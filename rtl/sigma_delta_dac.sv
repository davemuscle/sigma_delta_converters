==> flow/design.v <==
module sigma_delta_dac #(
    parameter int DAC_BITLEN = 16
)(
    input bit clk,
    input bit rst,
    input bit [DAC_BITLEN-1:0] dac_input,
    output bit dac_pin
);
    bit [DAC_BITLEN:0] acc1 = 0;
    always_ff @(posedge clk) begin
        acc1 <= acc1[DAC_BITLEN-1:0] + dac_input;
        dac_pin <= acc1[DAC_BITLEN];
        if(rst) begin
            dac_pin <= 0;
            acc1 <= 0;
        end
    end
endmodule: sigma_delta_dac
-- From RTL to reports: sigma_delta_dac
The steps from the RTL of sigma_delta_dac to its reports follow in flow order.
Lines are those of the file above, counted from 1.
Operators: Yosys type, input widths -> output width; for muxes data width and select width s.
Library cell names are shortened.
A cell with - has no value.
- design top: sigma_delta_dac
- clock port: clk
- cell library: sky130hd
- timing corner: tt_025C_1v80

-- Word level
Yosys after proc, flatten, opt, wreduce and memory -nomap, before mapping. Enables and synchronous resets that opt folds into registers are not counted as muxes. Memory bits, and registers merged into a memory's read port (data or address), are not among the register bits. Print and check cells are not counted. Equal cells are merged and count once.
- register bits after elaboration at 18
- output and inout bits: 1
- noted $add $sub $neg: 1
- operator list (cell ; number):
    $add 16x16->17 ; 1

-- Logic depth
Longest topological path by Yosys (ltp), each cell counted once; first at word level (registers and memories cut), then after technology mapping (sequential cells cut; the memories' decode and read muxes count).
- depth in word-level cells at 1
- ABC_AREA: 0
- depth in mapped cells: 7
- gate-level depth less buffers at 7

-- Netlist
The flow's flattened synthesis, as Yosys stat reports it; memories are mapped. The netlist is that of the ABC_AREA named above (0 if unset); the other value can give another one.
- standard cells after synthesis at 137
- cell area after synthesis at 0.0011949 sq mm
- flip-flop cells at 18
- noted buffer cells: 4
- cell types (type ; number):
    dfxtp_1 ; 18
    ha_1 ; 16
    a21oi_1 ; 15
    nor2_1 ; 16
    xor2_1 ; 5
    nor2b_1 ; 6
    mux2_2 ; 3
    o21ai_0 ; 6
    xnor2_1 ; 3
    a21o_1 ; 3
    nand2_1 ; 6
    fa_1 ; 1
    o22ai_1 ; 3
    a311oi_1 ; 2
    inv_1 ; 4
    o211ai_1 ; 2
    o31ai_1 ; 2
    a31oi_2 ; 1
Not listed: further types 23, cells in them 25.

-- Timing after synthesis
Path of least setup slack by OpenSTA after synthesis, without wires, with an ideal clock, recovery checks aside; 20% of the period is set as input and as output delay. Where synthesis merged equal registers, the netlist keeps one of their names.
- path kind: in2reg
- start point: input port dac_input[0]
- end point: register acc1[10]
- noted clock period: 3.71 ns
- input delay: 0.742 ns
- library setup time: 0.123 ns
- data arrival time at 2.482 ns
- required time: 3.587 ns
- slack at 1.105 ns
- noted path delay: 1.863 ns
- stages: 7
- buffers on the path at 0
- synthesis period reached at 2.605 ns
"path delay" = arrival - input delay + setup time.
"stages": output pins that drive a net of the path, with the launching flip-flop's if there is one; two outputs of one cell count as two.
"synthesis period reached" is the clock period less the worst setup slack; recovery checks do not enter. This is arithmetic on one report: input and output delays are still those of the set period (20% each).
The rows between start and end are the longest chain of elaborated cells between them; the timing report does not say that the signal goes this way. Where chains are equally long, one stands for them.
Each line given opens the expression or statement behind the cell; cells for indexed reads and writes are added by Yosys, which also makes memories of some case tables.
- cells stage by stage: ha_1 > fa_1 > a21o_1 > a31oi_2 > nor3_1 > a311oi_1 > mux2_1
- length of the longest elaborated chain: 1
- ends and longest elaborated chain, post-synthesis (element ; RTL line ; source):
    start, declared ; 6 ; input bit [DAC_BITLEN-1:0] dac_input,
    $add 16x16->17 ; 11 ; acc1 <= acc1[DAC_BITLEN-1:0] + dac_input;
    end, assigned ; 11 ;
    end, assigned ; 15 ; acc1 <= 0;
    end, declared ; 9 ; bit [DAC_BITLEN:0] acc1 = 0;

--- runs ---
sigma_delta_dac: 2 stored runs of the Yosys and OpenROAD flow on sky130hd. The settings differ; the order carries no meaning. The constraints put input and output delay at 20% of the set period each and load the outputs with 0.01 pF.

Run A
Settings were period_ns = 4.11; CORE_UTILIZATION = 46; SETUP_SLACK_MARGIN = 0.91; CELL_PAD_IN_SITES_GLOBAL_PLACEMENT = 3; GPL_TIMING_DRIVEN = 1; CAP_MARGIN = 35; SLEW_MARGIN = 25; MIN_ROUTING_LAYER = met1; CORE_MARGIN = 2
- not finished: placement ended with error GPL-0301

Run B
Settings were period_ns = 3.64; CORE_UTILIZATION = 51; SETUP_SLACK_MARGIN = 0.35; PLACE_DENSITY = 0.4; CORE_ASPECT_RATIO = 1.63; CELL_PAD_IN_SITES_DETAIL_PLACEMENT = 2; TNS_END_PERCENT = 15; GPL_TIMING_DRIVEN = 0; GPL_ROUTABILITY_DRIVEN = 1; CTS_CLUSTER_DIAMETER = 52; CAP_MARGIN = 10; SLEW_MARGIN = 20; CORE_MARGIN = 2
- not finished: placement ended with error DPL-0033
--- end ---
