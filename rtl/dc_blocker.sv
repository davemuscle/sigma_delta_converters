==> flow/design.v <==
module dc_blocker #(
    parameter int WIDTH = 32,
    parameter int DC_BLOCK_SHIFT = 10
)(
    input  bit clk,
    input  bit rst,
    input  bit ena,
    input  bit [WIDTH-1:0] data_in ,
    output bit [WIDTH-1:0] data_out
);
    bit signed [WIDTH-1:0] dc_yn = 0; 
    bit signed [WIDTH-1:0] dc_yn_reg = 0;
    always_ff @(posedge clk) begin
        if(ena) begin
            dc_yn <= data_in  - dc_yn_reg;
            dc_yn_reg <= (dc_yn >>> DC_BLOCK_SHIFT) + dc_yn_reg;
            data_out <= dc_yn;
        end
        if(rst) begin
            dc_yn <= 0;
            dc_yn_reg <= 0;
        end
    end
endmodule: dc_blocker
* Reports on dc_blocker
The steps from the RTL of dc_blocker to its reports follow in flow order. Lines are those of the file above, counted from 1. Cell names lack the library's common part. The mark n/a stands for no value.
Inputs: top dc_blocker, clock port clk, standard-cell library sky130hd, corner tt_025C_1v80

* Word-level counts
Counts by Yosys on the flattened word-level netlist (proc, flatten, opt, wreduce; memories kept). Register bits leave out memories and registers merged into their read ports (data or address); mux counts leave out enables and synchronous resets folded into registers. Print and check cells are left out. Cells with the same type and inputs are merged into one.
Storage and ports: bits of input ports 35, elaborated cells 5, flip-flop bits (word level) 96, output and inout bits 32
Operators by class: add/sub/neg operators 2
Operators by type and width (number):
- 22-bit by 32-bit adder with 32-bit output | 1
- 32-bit subtractor | 1

* Depth
Depth = most cells in a row (Yosys ltp): at word level without a register or memory, in the mapped netlist without a sequential cell, where the memories' decode and read muxes count.
Logic depth: word-level depth 1, ABC_AREA 0, depth in mapped cells 12, depth with buffers taken out 12

* After synthesis
The flow's flattened synthesis, as Yosys stat reports it; memories are mapped. The netlist is that of the ABC_AREA named above (0 if unset); the other value can give another one.
Cell types:
- dfxtp_1 | number 64, area in all 1.28E+03 um2
- edfxtp_1 | number 32, area in all 960.922 um2
- ha_1 | number 62, area in all 775.744 um2
- mux2i_1 | number 33, area in all 330.317 um2
- xnor2_1 | number 32, area in all 280.269 um2
- a21oi_1 | number 53, area in all 265.254 um2
- nor2_1 | number 62, area in all 232.723 um2
- a21o_1 | number 30, area in all 225.216 um2
- nand2_1 | number 51, area in all 191.434 um2
- inv_1 | number 50, area in all 187.68 um2
- xor2_1 | number 21, area in all 183.926 um2
- o21ai_0 | number 20, area in all 100.096 um2
- o21ai_1 | number 19, area in all 95.091 um2
- a211oi_1 | number 11, area in all 82.579 um2
- nand3_1 | number 14, area in all 70.067 um2
- clkbuf_1 | number 18, area in all 67.565 um2
- nand2b_1 | number 10, area in all 62.56 um2
- nand4_1 | number 9, area in all 56.304 um2
Not listed: further types 51, cells in them 131.
Synthesis totals: cell area after synthesis 6507.5 um2, cell count 722, flip-flop cells 96, buffer cells 26, sequential area 2242.2 um2

* Timing after synthesis
OpenSTA on the mapped netlist: ideal clock, no wires. The path of least setup slack (recovery checks aside). Input and output delay are each 20% of the period. Register names are those of the netlist, which keeps one name where synthesis merged equal registers.
Timing after synthesis: kind input to register, from input port data_in[0], to register dc_yn[28], arrival time 2892 ps, stages on the path 12, input delay 852 ps, setup time 127 ps, path slack 1240 ps, period 4260 ps, data required time 4133 ps, launch time at the first pin 852 ps, path delay 2167 ps, path buffers 0, synthesis period reached 3020 ps
"path delay" is the arrival time less input delay plus setup time. "stages on the path" counts driving pins, that of a launching flip-flop among them; a cell with two outputs on the path counts twice. "synthesis period reached" is the clock period less the worst setup slack; recovery checks do not enter. This is arithmetic on one report: input and output delays are still those of the set period (20% each). Between the ends stands the longest chain of elaborated cells between them, by number of cells; it is not shown to be the way that was timed. Of several equally long chains one is given. A line is the first line of the expression or statement that the cell stems from. Yosys adds cells for indexed reads and writes and turns some case tables into memories.
Between the ends, after synthesis: cell sequence inv_1 -> ha_1 -> fa_1 -> nand2b_1 -> a21oi_1 -> a21oi_2 -> o221a_2 -> a21oi_2 -> a41oi_2 -> o21ai_2 -> xnor2_1 -> o21ai_1, length of the longest elaborated chain 1, elaborated cells between the ends (all ways) 1, RTL lines with such cells 1, classes of those cells add/sub: 1
RTL lines, path after synthesis:
- from (decl) | line 8 | input  bit [WIDTH-1:0] data_in ,
- 32-bit subtractor | line 15 | dc_yn <= data_in  - dc_yn_reg;
- to (assign) | line 15
- to (assign) | line 20 | dc_yn <= 0;
- to (decl) | line 11 | bit signed [WIDTH-1:0] dc_yn = 0;

* Path in the finished layout
Path of least setup slack in the final report of run 1 (OpenROAD, finished layout, wires in). Where an end is a register, its clock arrival counts in the times. The path's times are printed in steps of 10 ps; the period is the one set.
Timing post-layout: kind register to register, from register dc_yn_reg[0], to register dc_yn[14], setup time 70 ps, path slack -1000 ps, launch time at the first pin 350 ps, arrival time 3070 ps, path buffers 5, period 1790 ps, data required time 2080 ps, stages on the path 15
Between the ends stands the longest chain of elaborated cells between them, by number of cells; it is not shown to be the way that was timed. Of several equally long chains one is given.
Between the ends, post-layout: cell sequence dfxtp_2 -> buf_4 -> buf_6 -> ha_4 -> fa_2 -> nand2b_4 -> a21oi_4 -> a21oi_4 -> buf_6 -> buf_4 -> buf_6 -> o41ai_4 -> xor2_1 -> mux2i_1 -> nor2_1, length of the longest elaborated chain 1, elaborated cells between the ends (all ways) 1, RTL lines with such cells 1, classes of those cells add/sub: 1
RTL lines, path post-layout:
- from (decl) | line 12 | bit signed [WIDTH-1:0] dc_yn_reg = 0;
- from (assign) | line 16 | dc_yn_reg <= (dc_yn >>> DC_BLOCK_SHIFT) + dc_yn_reg;
- from (assign) | line 21 | dc_yn_reg <= 0;
- 32-bit subtractor | line 15 | dc_yn <= data_in  - dc_yn_reg;
- to (assign) | line 15
- to (assign) | line 20 | dc_yn <= 0;
- to (decl) | line 11 | bit signed [WIDTH-1:0] dc_yn = 0;

==> results <==
Stored flow runs of dc_blocker (2 of them; Yosys, OpenROAD, sky130hd). They differ in their settings and are not a sequence. Constraints: input delay and output delay 20% of the set period each, output load 0.01 pF.
"clock period achieved" means the clock period less the worst setup slack. The figure is calculated, with input and output delays left at 20% of the set period.

* Run 1 | settings: period_ns 1.79; CORE_UTILIZATION 50; SETUP_SLACK_MARGIN 0.28; PLACE_DENSITY 0.61; CELL_PAD_IN_SITES_DETAIL_PLACEMENT 0; TNS_END_PERCENT 70; ABC_AREA 0; GPL_ROUTABILITY_DRIVEN 0; CTS_CLUSTER_SIZE 31; CTS_CLUSTER_DIAMETER 212; MIN_ROUTING_LAYER met1; CAP_MARGIN 20; CORE_MARGIN 2; SLEW_MARGIN 20 | results: chip area after synthesis (Yosys) 6,507.5 um2; die area 13,944.1 um2; standard-cell area after layout 10,829.1 um2; post-layout utilization 0.855; setup slack of the critical path -995 ps; post-route worst hold slack 337 ps; clock period achieved 2,785 ps
* Run 2 | settings: period_ns 3.44; CAP_MARGIN 20; CORE_MARGIN 2; CORE_UTILIZATION 40; SLEW_MARGIN 20 | results: chip area after synthesis (Yosys) 6,507.5 um2; die area 17,305.4 um2; standard-cell area after layout 7,835.0 um2; post-layout utilization 0.493; setup slack of the critical path 184 ps; post-route worst hold slack 427 ps; clock period achieved 3,256 ps
